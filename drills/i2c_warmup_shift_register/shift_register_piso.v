==> flow/design.v <==
package i2c_pkg;
    parameter int I2C_ADDR_W = 7;
    parameter int I2C_DATA_W = 8;
    typedef enum logic {
        I2C_WRITE = 1'b0,
        I2C_READ  = 1'b1
    } i2c_rw_e;
    typedef enum logic {
        I2C_ACK  = 1'b0,
        I2C_NACK = 1'b1
    } i2c_ack_e;
endpackage
`timescale 1ns / 1ps
module shift_register_piso (
    input  wire       clk,          
    input  wire       rst_n,        
    input  wire       load,         
    input  wire       shift_en,     
    input  wire [7:0] data_in,      
    output wire       serial_out,   
    output wire       done          
);
    reg [7:0] shift_reg;   
    reg [2:0] bit_count;   
    always @(posedge clk or negedge rst_n) begin
        if (!rst_n) begin
            shift_reg <= 8'b0;
            bit_count <= 3'd0;
        end else if (load) begin
            shift_reg <= data_in;
            bit_count <= 3'd0;
        end else if (shift_en && !done) begin
            shift_reg <= {shift_reg[6:0], 1'b0};
            bit_count <= bit_count + 1;
        end
    end
    assign done = (bit_count == 3'd7) && shift_en ;   
    assign serial_out = shift_reg[7];   
endmodule
Reports on shift_register_piso. Tool output for the design above, in the order of the flow. Lines are those of the file above, counted from 1. Operators carry their Yosys type and port widths (W data, S select, Z words). Not given: -

Design top: shift_register_piso. Clock input: clk. Standard-cell library: sky130hd. Timing corner: tt_025C_1v80.

After elaboration. Source: Yosys, flattened and elaborated, memories not mapped. Widths are those after wreduce. Registers that Yosys merges into a memory's read port (data or address) are not register bits. Print and check cells do not count. Equal cells are merged and count once.

The figure for add/subtract/negate cells is 1. The figure for equality and inequality tests is 1. For muxes and demuxes the number is 4. Under reductions and logical operators stands 4.

Operators by type and width (number): $mux W8 (2); $mux W3 (2); $add A3 B1 Y3 const B (1); $eq A3 B3 Y1 const B (1); $logic_and A1 B1 Y1 (2); $reduce_bool A2 Y1 (1); $logic_not A1 Y1 (1).

Under flip-flop bits (word level) stands 11. For input port bits the number is 12. The entry for output and inout bits reads 2. Word-level cells: 12.

Longest topological paths. Yosys ltp: most cells in a row. Word level: on the elaborated netlist, between registers, memories and ports. Mapped: between sequential cells and ports; inverters and the memories' decode and read muxes count.

The figure for depth in word-level cells is 6. The figure for ABC_AREA is 0. For mapped depth the number is 6.

Synthesis result. Yosys stat after the flow's synthesis: flattened, memories mapped to cells. It holds for the ABC_AREA given above (unset counts as 0); a run with the other value may have another netlist. Totals and module areas in this step are rounded.

Cells by type (number): sky130_fd_sc_hd__dfrtp_1 (11); sky130_fd_sc_hd__mux2i_1 (9); sky130_fd_sc_hd__nand2_1 (9); sky130_fd_sc_hd__o21ai_1 (6); sky130_fd_sc_hd__ha_1 (2); sky130_fd_sc_hd__buf_12 (1); sky130_fd_sc_hd__nand2b_4 (1); sky130_fd_sc_hd__nor2_1 (3); sky130_fd_sc_hd__buf_2 (2); sky130_fd_sc_hd__o21ai_0 (2); sky130_fd_sc_hd__xor2_1 (1); sky130_fd_sc_hd__and2_2 (1).

Cell count: 48. The entry for synthesis area reads 540 um^2. For sequential part of the area the number is 280 um^2. Under flip-flop cells stands 11.

Timing after synthesis. OpenSTA on the mapped netlist: ideal clock, no wires. The path of least setup slack (recovery checks aside). Input and output delay are each 20% of the period. Register names are those of the netlist, which keeps one name where synthesis merged equal registers.

Path kind: register to register. Start point: register bit_count[0]. End point: register shift_reg[7]. Period: 1.38 ns. The figure for setup time is 0.123 ns. The entry for launch time at the first pin reads 0.000 ns. For data arrival time the number is 1.221 ns. Under required time stands 1.257 ns. For path slack the number is 0.036 ns. For delay of the path the number is 1.344 ns. For stages the number is 7. Path buffers: 1. Under period reached after synthesis stands 1.344 ns.

"delay of the path" = arrival - input delay + setup time. "stages" counts driving pins, that of a launching flip-flop among them; a cell with two outputs on the path counts twice. "period reached after synthesis" = period - worst setup slack (recovery checks aside). The figure is calculated, with input and output delays left at 20% of the set period. Between the ends stands the longest chain of elaborated cells between them, by number of cells; it is not shown to be the way that was timed. Of several equally long chains one is given. Each line given opens the expression or statement behind the cell; cells for indexed reads and writes are added by Yosys, which also makes memories of some case tables. A register here has more assigning lines than the two given.

Path through: sky130_fd_sc_hd__dfrtp_1 > sky130_fd_sc_hd__ha_1 > sky130_fd_sc_hd__ha_1 > sky130_fd_sc_hd__nand2b_4 > sky130_fd_sc_hd__buf_12 > sky130_fd_sc_hd__mux2i_1 > sky130_fd_sc_hd__o21ai_1. Under cells in the longest elaborated chain stands 6. For elaborated cells between the ends (all ways) the number is 7. Those cells by class: eq/ne (1); mux (2); reduce/logical (4).

RTL lines, path post-synthesis: start: declaration (line 24) `reg [2:0] bit_count;`; start: assignment (line 28) `bit_count <= 3'd0;`; start: assignment (line 34) `bit_count <= bit_count + 1;`; $eq A3 B3 Y1 (line 37) `assign done = (bit_count == 3'd7) && shift_en ;`; $logic_and A1 B1 Y1 (line 37); $logic_not A1 Y1 (line 32) `end else if (shift_en && !done) begin`; $logic_and A1 B1 Y1 (line 32); $mux W8 (line 32); $mux W8 (line 29) `end else if (load) begin`; end: assignment (line 30) `shift_reg <= data_in;`; end: assignment (line 33) `shift_reg <= {shift_reg[6:0], 1'b0};`; end: declaration (line 23) `reg [7:0] shift_reg;`.

Timing after layout. Path of least setup slack in the final report of job 1 (OpenROAD, finished layout, wires in). Where an end is a register, its clock arrival counts in the times.

Path kind: register to output. Start point: register bit_count[0]. End point: output port done. Period: 0.965 ns. Under output delay stands 0.19 ns. The entry for launch time at the first pin reads 0.26 ns. For data arrival time the number is 1.24 ns. Under required time stands 0.77 ns. For path slack the number is -0.47 ns. For stages the number is 5. Path buffers: 1.

Between the ends stands the longest chain of elaborated cells between them, by number of cells; it is not shown to be the way that was timed. Of several equally long chains one is given. A register here has more assigning lines than the two given.

Path through: sky130_fd_sc_hd__dfrtp_1 > sky130_fd_sc_hd__ha_2 > sky130_fd_sc_hd__ha_4 > sky130_fd_sc_hd__and2_4 > sky130_fd_sc_hd__buf_6. Under cells in the longest elaborated chain stands 2. For elaborated cells between the ends (all ways) the number is 2. Those cells by class: eq/ne (1); reduce/logical (1).

RTL lines, path post-layout: start: declaration (line 24) `reg [2:0] bit_count;`; start: assignment (line 28) `bit_count <= 3'd0;`; start: assignment (line 34) `bit_count <= bit_count + 1;`; $eq A3 B3 Y1 (line 37) `assign done = (bit_count == 3'd7) && shift_en ;`; $logic_and A1 B1 Y1 (line 37); end: declaration (line 21) `output wire       done`.

Module shift_register_piso, platform sky130hd: 2 stored runs of the flow (Yosys, OpenROAD) with differing settings, in no particular order. Input and output delays are each 20% of the period that was set; the output load is 0.01 pF. "time of the worst setup path" = time allowed to the worst setup path (clock period - input delay - output delay, where it has them) - its slack; a late launch clock adds to it, a late capture clock takes from it. "total design power" rests on the timing tool's default activity at the inputs, not on a simulated workload. Measured values are rounded.

Job 1 has these settings: period_ns 0.965; CORE_UTILIZATION 47; PLACE_DENSITY_LB_ADDON 0.03; GPL_TIMING_DRIVEN 1; CTS_CLUSTER_SIZE 89; CAP_MARGIN 25; MIN_ROUTING_LAYER met2; CORE_MARGIN 2; SLEW_MARGIN 20. The area inside the die boundary stands at 1400 um^2. The measured summed negative setup slack is -4.3 ns. The standard-cell area of the final layout stands at 750 um^2. The time of the worst setup path stands at 1.24 ns. Kind of the worst setup path: register to output. The area of the synthesized netlist comes to 540 um^2. The smallest setup slack reads -0.47 ns. The measured utilization of the finished layout is 69%. The total design power reads 1.0 mW.

Job 2 has these settings: period_ns 1.34; CORE_UTILIZATION 27; CORE_MARGIN 5; CTS_CLUSTER_SIZE 100; CTS_CLUSTER_DIAMETER 312; SLEW_MARGIN 30; CAP_MARGIN 20. The area inside the die boundary stands at 3000 um^2. The measured summed negative setup slack is -0.74 ns. The standard-cell area of the final layout stands at 790 um^2. The time of the worst setup path stands at 1.26 ns. Kind of the worst setup path: register to output. The area of the synthesized netlist comes to 540 um^2. The smallest setup slack reads -0.19 ns. The measured utilization of the finished layout is 41%. The total design power reads 0.75 mW.
